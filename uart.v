==> flow/design.v <==
module uart #(
    parameter CLK_FREQ      = 50_000_000,
    parameter BAUD          = 115200,
    parameter FIFO_DEPTH    = 8
) (
    input       clk,
    input       rst_n,
    input                           i_txfifo_wen,
    output                          o_txfifo_full,
    input [7:0]                     i_txfifo_wdata,
    output [$clog2(FIFO_DEPTH):0]   o_txfifo_cnt,
    input                           i_rxfifo_ren,
    output                          o_rxfifo_empty,
    output [7:0]                    o_rxfifo_rdata,
    output [$clog2(FIFO_DEPTH):0]   o_rxfifo_cnt,
    output                          o_tx,
    input                           i_rx
);
    wire txfifo_ren;
    wire txfifo_empty;
    wire [7:0] txfifo_rdata;
    uart_fifo #(
        .FIFO_WIDTH     (8),
        .FIFO_DEPTH     (FIFO_DEPTH)
    ) uart_fifo_tx(
        .clk            (clk),
        .rst_n          (rst_n),
        .i_fifo_wen     (i_txfifo_wen),
        .i_fifo_ren     (txfifo_ren),
        .o_fifo_full    (o_txfifo_full),
        .o_fifo_empty   (txfifo_empty),
        .i_fifo_wdata   (i_txfifo_wdata),
        .o_fifo_rdata   (txfifo_rdata),
        .o_fifo_cnt     (o_txfifo_cnt)
    );
    wire rxfifo_wen;
    wire rxfifo_full;
    wire [7:0] rxfifo_wdata;
    uart_fifo #(
        .FIFO_WIDTH     (8),
        .FIFO_DEPTH     (FIFO_DEPTH)
    ) uart_fifo_rx(
        .clk            (clk),
        .rst_n          (rst_n),
        .i_fifo_wen     (rxfifo_wen),
        .i_fifo_ren     (i_rxfifo_ren),
        .o_fifo_full    (rxfifo_full),
        .o_fifo_empty   (o_rxfifo_empty),
        .i_fifo_wdata   (rxfifo_wdata),
        .o_fifo_rdata   (o_rxfifo_rdata),
        .o_fifo_cnt     (o_rxfifo_cnt)
    );
    wire tx_valid;
    wire tx_ready;
    wire rx_ready;
    wire rx_valid;
    uart_intf #(
        .CLK_FREQ       (CLK_FREQ),
        .BAUD           (BAUD)
    ) uart_intf_0(
        .clk            (clk),
        .rst_n          (rst_n),
        .i_tx_valid     (tx_valid),
        .i_tx_data      (txfifo_rdata),
        .o_tx_ready     (tx_ready),
        .i_rx_ready     (rx_ready),
        .o_rx_data      (rxfifo_wdata),
        .o_rx_valid     (rx_valid),
        .o_tx           (o_tx),
        .i_rx           (i_rx)
    );
    uart_ctrl uart_ctrl_0(
        .clk            (clk),
        .rst_n          (rst_n),
        .o_txfifo_ren   (txfifo_ren),
        .i_txfifo_empty (txfifo_empty),
        .o_rxfifo_wen   (rxfifo_wen),
        .i_rxfifo_full  (rxfifo_full),
        .o_tx_valid     (tx_valid),
        .i_tx_ready     (tx_ready),
        .o_rx_ready     (rx_ready),
        .i_rx_valid     (rx_valid)
    );
endmodule
module uart_ctrl (
    input       clk,
    input       rst_n,
    output      o_txfifo_ren,
    input       i_txfifo_empty,
    output      o_rxfifo_wen,
    input       i_rxfifo_full,
    output      o_tx_valid,
    input       i_tx_ready,
    output      o_rx_ready,
    input       i_rx_valid
);
    reg tx_wait;
    assign o_txfifo_ren = (!tx_wait && !i_txfifo_empty && i_tx_ready);
    assign o_tx_valid = tx_wait;
    always @(posedge clk or negedge rst_n) begin
        if (!rst_n) begin
            tx_wait <= 'b0;
        end
        else if (o_txfifo_ren) begin
            tx_wait <= 'b1;
        end
        else if (!i_tx_ready) begin
            tx_wait <= 'b0;
        end
    end
    reg rx_wait;
    assign o_rxfifo_wen = (rx_wait && i_rx_valid);
    assign o_rx_ready = (!rx_wait && !i_rxfifo_full);
    always @(posedge clk or negedge rst_n) begin
        if (!rst_n) begin
            rx_wait <= 'b1;
        end
        else if (o_rxfifo_wen) begin
            rx_wait <= 'b0;
        end
        else if (!i_rxfifo_full) begin
            rx_wait <= 'b1;
        end
    end
endmodule
module uart_fifo #(
    parameter FIFO_WIDTH = 8,
    parameter FIFO_DEPTH = 8
) (
    input clk,
    input rst_n,
    input                               i_fifo_wen,
    input                               i_fifo_ren,
    output                              o_fifo_full,
    output                              o_fifo_empty,
    input [FIFO_WIDTH-1:0]              i_fifo_wdata,
    output reg [FIFO_WIDTH-1:0]         o_fifo_rdata,
    output reg [$clog2(FIFO_DEPTH):0]   o_fifo_cnt
);
    reg [FIFO_WIDTH-1:0] buffer [FIFO_DEPTH-1:0];
    reg [$clog2(FIFO_DEPTH)-1:0] wptr;
    reg [$clog2(FIFO_DEPTH)-1:0] rptr;
    assign o_fifo_full = (o_fifo_cnt==FIFO_DEPTH);
    assign o_fifo_empty = (o_fifo_cnt=='d0);
    always @(posedge clk or negedge rst_n) begin
        if (!rst_n) begin
            wptr <= 'd0;
            rptr <= 'd0;
            o_fifo_cnt <= 'd0;
        end
        else begin
            if (i_fifo_wen && !o_fifo_full) begin
                wptr <= wptr + 'd1;
                buffer[wptr] <= i_fifo_wdata;
            end
            if (i_fifo_ren && !o_fifo_empty) begin
                rptr <= rptr + 'd1;
                o_fifo_rdata <= buffer[rptr];
            end
            case ({i_fifo_wen, i_fifo_ren})
                'b01: if (o_fifo_cnt!='d0) begin
                    o_fifo_cnt <= o_fifo_cnt - 'd1;
                end
                'b10: if (o_fifo_cnt!=FIFO_DEPTH) begin
                    o_fifo_cnt <= o_fifo_cnt + 'd1;
                end
                default: o_fifo_cnt <= o_fifo_cnt;
            endcase
        end
    end
endmodule
module uart_intf #(
    parameter CLK_FREQ  = 50_000_000,
    parameter BAUD      = 115200
) (
    input       clk,
    input       rst_n,
    input               i_tx_valid,
    input [7:0]         i_tx_data,
    output reg          o_tx_ready,
    input               i_rx_ready,
    output reg [7:0]    o_rx_data,
    output reg          o_rx_valid,
    output reg          o_tx,
    input               i_rx
);
    localparam CNT_MAX = CLK_FREQ/BAUD - 1;
    reg [$clog2(CNT_MAX)-1:0] cnt;
    wire cnt_flag;
    assign cnt_flag = (cnt == 'd0);
    always @(posedge clk or negedge rst_n) begin
        if (!rst_n) begin
            cnt <= 'b0;
        end
        else if (!o_tx_ready || !o_rx_valid) begin
            if (cnt == 'd0) begin
                cnt <= CNT_MAX;
            end
            else begin
                cnt <= cnt - 'd1;
            end
        end
    end
    reg [3:0] tx_cnt;
    reg [7:0] tx_reg;
    always @(posedge clk or negedge rst_n) begin
        if (!rst_n) begin
            tx_cnt <= 'b0;
            tx_reg <= 'b0;
            o_tx_ready <= 'b1;
            o_tx <= 'b1;
        end
        else if (o_tx_ready) begin
            tx_cnt <= 'd0;
            tx_reg <= i_tx_data;
            if (i_tx_valid) begin
                o_tx_ready <= 'b0;
            end
            else begin
                o_tx_ready <= 'b1;
            end
            o_tx <= 'b1;
        end
        else if (cnt_flag) begin
            tx_cnt <= tx_cnt + 'd1;
            if (tx_cnt == 'd0) begin
                o_tx <= 'b0;
            end
            else begin
                tx_reg <= {1'b1, tx_reg[7:1]};
                o_tx <= tx_reg[0];
            end
            if (tx_cnt == 'd10) begin
                o_tx_ready <= 'b1;
            end
            else begin
                o_tx_ready <= 'b0;
            end
        end
    end
    reg rx1;
    reg rx2;
    always @(posedge clk or negedge rst_n) begin
        if (!rst_n) begin
            rx1 <= 'b1;
            rx2 <= 'b1;
        end
        else begin
            rx1 <= i_rx;
            rx2 <= rx1;
        end
    end
    reg [3:0] rx_cnt;
    always @(posedge clk or negedge rst_n) begin
        if (!rst_n) begin
            rx_cnt <= 'd0;
            o_rx_data <= 'b0;
            o_rx_valid <= 'd0;
        end
        else if (o_rx_valid) begin
            rx_cnt <= 'd0;
            if (i_rx_ready) begin
                o_rx_valid <= 'b0;
            end
            else begin
                o_rx_valid <= 'b1;
            end
        end
        else if (cnt_flag) begin
            if (rx_cnt == 'd0) begin
                if (~rx2) begin
                    rx_cnt <= 'd1;
                end
                else begin
                    rx_cnt <= 'd0;
                end
            end
            else begin
                rx_cnt <= rx_cnt + 'd1;
                o_rx_data <= {rx2, o_rx_data[7:1]};
            end
            if (rx_cnt == 'd8) begin
                o_rx_valid <= 'b1;
            end
            else begin
                o_rx_valid <= 'b0;
            end
        end
    end
endmodule
## Step by step through the tools: uart

The steps from the RTL of uart to its reports follow in flow order.
Lines are those of the file above, counted from 1.
Library cell names are shortened.
The mark -- stands for no value.

| set-up | value |
|---|---|
| top | uart |
| clock port | clk |
| cell library | sky130hd |
| corner | tt_025C_1v80 |

## Word level

Yosys after proc, flatten, opt, wreduce and memory -nomap, before mapping. Print and check cells are not counted. Equal cells are merged and count once.

| word-level totals | value |
|---|---|
| output and inout port bits | 19 |
| flip-flop bits (word level) | 204 |
| bits of input ports | 13 |
| cells after elaboration | 181 |

| cells by class | value |
|---|---|
| multiplexer cells | 33 |
| bitwise operators | 2 |
| eq/ne operators | 45 |
| $add $sub $neg | 11 |
| reduce/logical cells | 54 |

Operator list:

| kind | number |
|---|---|
| 8-bit parallel mux with 8-bit select | 2 |
| 3-bit AND reduction | 19 |
| 3-bit equality test (second input constant) | 16 |
| 4-bit 2-to-1 mux | 9 |
| 3-bit by 2-bit equality test with 1-bit output (second input constant) | 8 |
| 8-bit 2-to-1 mux | 3 |
| 4-bit by 1-bit adder with 4-bit output (second input constant) | 4 |
| 4-bit equality test (second input constant) | 4 |
| 4-bit zero test | 4 |
| 1-bit 2-to-1 mux | 16 |
| 4-bit parallel mux with 2-bit select | 2 |
| 2-bit by 1-bit != test with 1-bit output (second input constant) | 7 |
| 3-bit by 1-bit adder with 3-bit output (second input constant) | 4 |
| 3-bit by 1-bit equality test with 1-bit output (second input constant) | 4 |
| 3-bit zero test | 4 |
| 9-bit by 1-bit subtractor with 9-bit output (second input constant) | 1 |
| 9-bit zero test | 1 |
| 9-bit 2-to-1 mux | 1 |
| 1-bit logical AND | 8 |
| 1-bit zero test | 8 |
| 2-bit nonzero test | 4 |
| 4-bit by 1-bit subtractor with 4-bit output (second input constant) | 2 |
| 4-bit != test (second input constant) | 2 |
| 4-bit nonzero test | 2 |
| 2-bit AND reduction | 3 |
| 2-bit by 1-bit equality test with 1-bit output (second input constant) | 2 |
| 2-bit equality test (second input constant) | 2 |
| 1-bit NOT | 2 |
| 1-bit logical OR | 1 |

## Depth

Depth = most cells in a row (Yosys ltp): at word level without a register or memory, in the mapped netlist without a sequential cell, where the memories' decode and read muxes count.

| depth | value |
|---|---|
| depth after elaboration | 7 |
| ABC_AREA | 0 |
| mapped depth | 10 |
| mapped depth without buffers | 9 |

## After synthesis

The flow's flattened synthesis, as Yosys stat reports it; memories are mapped. The netlist is that of the ABC_AREA named above (0 if unset); the other value can give another one.
Totals and module areas in this step are rounded.

Cell types:

| cell type | number | area in all (um^2) |
|---|---|---|
| edfxtp_1 | 144 | 4.32E+03 |
| dfrtp_1 | 55 | 1376.32 |
| ha_1 | 38 | 475.456 |
| mux2_2 | 36 | 405.389 |
| nand2_1 | 44 | 165.158 |
| a222oi_1 | 16 | 160.154 |
| nor2_1 | 40 | 150.144 |
| dfstp_2 | 5 | 131.376 |
| a21oi_1 | 22 | 110.106 |
| xnor2_1 | 12 | 105.101 |
| inv_1 | 27 | 101.347 |
| a41oi_1 | 11 | 96.342 |
| mux2i_1 | 9 | 90.086 |
| and3_1 | 14 | 87.584 |
| a221oi_1 | 9 | 78.826 |
| o21ai_0 | 13 | 65.062 |
| clkbuf_1 | 16 | 60.058 |
| nor2b_1 | 9 | 56.304 |

Not listed: further types 37, cells in them 88.

| mapped netlist | value |
|---|---|
| mapped cells | 608 |
| area of sequential cells | 5800 um^2 |
| flip-flops | 204 |
| buffer cells | 25 |
| cell area after synthesis | 8700 um^2 |

By module: a second synthesis without flattening, with its own total; a netlist apart from the flattened one above.

| unflattened totals | value |
|---|---|
| cell total of the unflattened synthesis | 593 |
| area total of the unflattened synthesis | 8700 um^2 |

Rows give one instance, submodules left out.

By module:

| module | area (um^2) | instances | cells |
|---|---|---|---|
| uart_fifo | 3300 | 2 | 201 |
| uart_intf | 1900 | 1 | 182 |
| uart_ctrl | 95 | 1 | 9 |
| uart | 0.0 | 1 | 0 |

## Timing after synthesis

Path of least setup slack by OpenSTA after synthesis, without wires, with an ideal clock, recovery checks aside; 20% of the period is set as input and as output delay. Where synthesis merged equal registers, the netlist keeps one of their names.

| path after synthesis | value |
|---|---|
| path kind | reg-to-reg |
| from | register uart_fifo_tx.o_fifo_cnt[1] |
| to | register uart_fifo_tx.o_fifo_cnt[3] |
| slack | 0.918 ns |
| period | 3.79 ns |
| arrival time | 2.778 ns |
| stages | 10 |
| path buffers | 0 |
| path delay | 2.872 ns |
| period reached after synthesis | 2.872 ns |

"path delay" is the arrival time less input delay plus setup time.
"stages" counts driving pins, that of a launching flip-flop among them; a cell with two outputs on the path counts twice.
"period reached after synthesis" is the clock period less the worst setup slack; recovery checks do not enter. This is arithmetic on one report: input and output delays are still those of the set period (20% each).
Between the ends stands the longest chain of elaborated cells between them, by number of cells; it is not shown to be the way that was timed. Of several equally long chains one is given.
Each line given opens the expression or statement behind the cell; cells for indexed reads and writes are added by Yosys, which also makes memories of some case tables.
A register here has more assigning lines than the two given.

| between the ends, after synthesis | value |
|---|---|
| path through | dfrtp_1 or3_1 o21ai_0 ha_1 inv_1 ha_1 a21o_1 a21oi_1 mux2_2 a211oi_1 |
| length of the longest elaborated chain | 7 |
| elaborated cells on any way between the ends | 17 |
| classes of those cells | add/sub: 2; eq/ne: 5; mux: 3; reduce/logical: 7 |

Ends and longest elaborated chain, after synthesis:

| item | RTL line | RTL |
|---|---|---|
| start: declaration | 138 | `output reg [$clog2(FIFO_DEPTH):0]   o_fifo_cnt` |
| start: assignment | 162 | `o_fifo_cnt <= o_fifo_cnt - 'd1;` |
| start: assignment | 165 | `o_fifo_cnt <= o_fifo_cnt + 'd1;` |
| 4-bit zero test | 144 | `assign o_fifo_empty = (o_fifo_cnt=='d0);` |
| 1-bit zero test | 98 | `assign o_txfifo_ren = (!tx_wait && !i_txfifo_empty && i_tx_ready);` |
| 1-bit logical AND x2 | 98 |  |
| 2-bit equality test | 160 | `case ({i_fifo_wen, i_fifo_ren})` |
| 2-bit by 1-bit != test with 1-bit output | -- |  |
| 3-bit AND reduction | -- |  |
| end: assignment | 162 |  |
| end: assignment | 165 |  |
| end: declaration | 138 |  |

## Path in the finished layout

From the final timing report of job 1: the path of least setup slack in the routed layout; clock arrival at registers is part of the times.

| path post-layout | value |
|---|---|
| path kind | reg-to-reg |
| from | register uart_fifo_tx.o_fifo_cnt[1] |
| to | register uart_fifo_tx.o_fifo_cnt[3] |
| slack | -0.01 ns |
| arrival time | 3.41 ns |
| stages | 10 |
| period | 2.97 ns |
| path buffers | 0 |

Between the ends stands the longest chain of elaborated cells between them, by number of cells; it is not shown to be the way that was timed. Of several equally long chains one is given.
A register here has more assigning lines than the two given.

| between the ends, post-layout | value |
|---|---|
| path through | dfrtp_1 or3_1 o21ai_4 ha_2 inv_1 ha_1 a21o_1 a21oi_1 mux2_2 a211oi_1 |
| length of the longest elaborated chain | 7 |
| elaborated cells on any way between the ends | 17 |
| classes of those cells | add/sub: 2; eq/ne: 5; mux: 3; reduce/logical: 7 |

Ends and longest elaborated chain, post-layout:

| item | RTL line | RTL |
|---|---|---|
| start: declaration | 138 | `output reg [$clog2(FIFO_DEPTH):0]   o_fifo_cnt` |
| start: assignment | 162 | `o_fifo_cnt <= o_fifo_cnt - 'd1;` |
| start: assignment | 165 | `o_fifo_cnt <= o_fifo_cnt + 'd1;` |
| 4-bit zero test | 144 | `assign o_fifo_empty = (o_fifo_cnt=='d0);` |
| 1-bit zero test | 98 | `assign o_txfifo_ren = (!tx_wait && !i_txfifo_empty && i_tx_ready);` |
| 1-bit logical AND x2 | 98 |  |
| 2-bit equality test | 160 | `case ({i_fifo_wen, i_fifo_ren})` |
| 2-bit by 1-bit != test with 1-bit output | -- |  |
| 3-bit AND reduction | -- |  |
| end: assignment | 162 |  |
| end: assignment | 165 |  |
| end: declaration | 138 |  |

Measured data: module uart, platform sky130hd, 2 stored runs of the flow under differing settings, order arbitrary. Input and output delays are each 20% of the period that was set; the output load is 0.01 pF.
"reached clock period" means the clock period less the worst setup slack. The figure is calculated, with input and output delays left at 20% of the set period.
"critical path time" means the part of the period allowed to the worst setup path (the constraints hold back 20% at inputs and 20% at outputs) less its slack; where the path has registers, the arrival times of their clocks count too.
"power consumption" rests on the timing tool's default activity at the inputs, not on a simulated workload.
Measured values are rounded.

## Job 1

==> flow/run.sh <==
#!/bin/bash
# the make line also repeats the synthesis and layout settings of config.mk as NAME=value (left out here)
make -C /OpenROAD-flow-scripts/flow DESIGN_CONFIG=/design/flow/config.mk WORK_HOME=/design/flow/orfs CLKGATE_MAP_FILE= finish
==> flow/config.mk <==
export PLATFORM = sky130hd
export DESIGN_NAME = uart
export DESIGN_NICKNAME = uart
export VERILOG_FILES = /design/flow/design.v
export SDC_FILE = /design/flow/constraint.sdc
export NUM_CORES = 4
export LEC_CHECK = 0
export ABC_AREA = 0
export CAP_MARGIN = 20
export CELL_PAD_IN_SITES_GLOBAL_PLACEMENT = 2
export CORE_ASPECT_RATIO = 1.7
export CORE_MARGIN = 3
export CORE_UTILIZATION = 23
export CTS_CLUSTER_DIAMETER = 229
export GPL_ROUTABILITY_DRIVEN = 1
export GPL_TIMING_DRIVEN = 0
export MAX_ROUTING_LAYER = met5
export PLACE_DENSITY = 0.36
export SETUP_SLACK_MARGIN = -0.22
export SLEW_MARGIN = 20
==> flow/constraint.sdc <==
create_clock -name core_clock -period 2.97 [get_ports {clk}]
set_input_delay 0.5940 -clock core_clock [delete_from_list [all_inputs] [get_ports {clk}]]
set_output_delay 0.5940 -clock core_clock [all_outputs]
set_load 0.01 [all_outputs]

| result of job 1 | value |
|---|---|
| Yosys chip area after synthesis | 8700 um^2 |
| area of the die | 40000 um^2 |
| standard-cell area after routing | 10000 um^2 |
| utilization after layout | 28% |
| smallest setup slack | -0.012 ns |
| total negative setup slack | -0.012 ns |
| power consumption | 7700 uW |
| reached clock period | 2.982 ns |
| critical path time | 2.98 ns |
| critical path kind | reg-to-reg |

## Job 2

==> flow/run.sh <==
#!/bin/bash
# the make line also repeats the synthesis and layout settings of config.mk as NAME=value (left out here)
make -C /OpenROAD-flow-scripts/flow DESIGN_CONFIG=/design/flow/config.mk WORK_HOME=/design/flow/orfs CLKGATE_MAP_FILE= finish
==> flow/config.mk <==
export PLATFORM = sky130hd
export DESIGN_NAME = uart
export DESIGN_NICKNAME = uart
export VERILOG_FILES = /design/flow/design.v
export SDC_FILE = /design/flow/constraint.sdc
export NUM_CORES = 4
export LEC_CHECK = 0
export CAP_MARGIN = 20
export CORE_ASPECT_RATIO = 0.88
export CORE_MARGIN = 3
export CORE_UTILIZATION = 60
export CTS_CLUSTER_DIAMETER = 169
export GPL_ROUTABILITY_DRIVEN = 1
export MAX_ROUTING_LAYER = met5
export MIN_ROUTING_LAYER = met1
export PLACE_DENSITY = 0.55
export SETUP_SLACK_MARGIN = 0.39
export SLEW_MARGIN = 30
export TNS_END_PERCENT = 20
==> flow/constraint.sdc <==
create_clock -name core_clock -period 2.81 [get_ports {clk}]
set_input_delay 0.5620 -clock core_clock [delete_from_list [all_inputs] [get_ports {clk}]]
set_output_delay 0.5620 -clock core_clock [all_outputs]
set_load 0.01 [all_outputs]

| result of job 2 | value |
|---|---|
| Yosys chip area after synthesis | 8700 um^2 |
| area of the die | 16000 um^2 |
| standard-cell area after routing | 10000 um^2 |
| utilization after layout | 73% |
| smallest setup slack | 0.36 ns |
| total negative setup slack | 0.000 ns |
| power consumption | 7900 uW |
| reached clock period | 2.447 ns |
| critical path time | 2.45 ns |
| critical path kind | reg-to-reg |
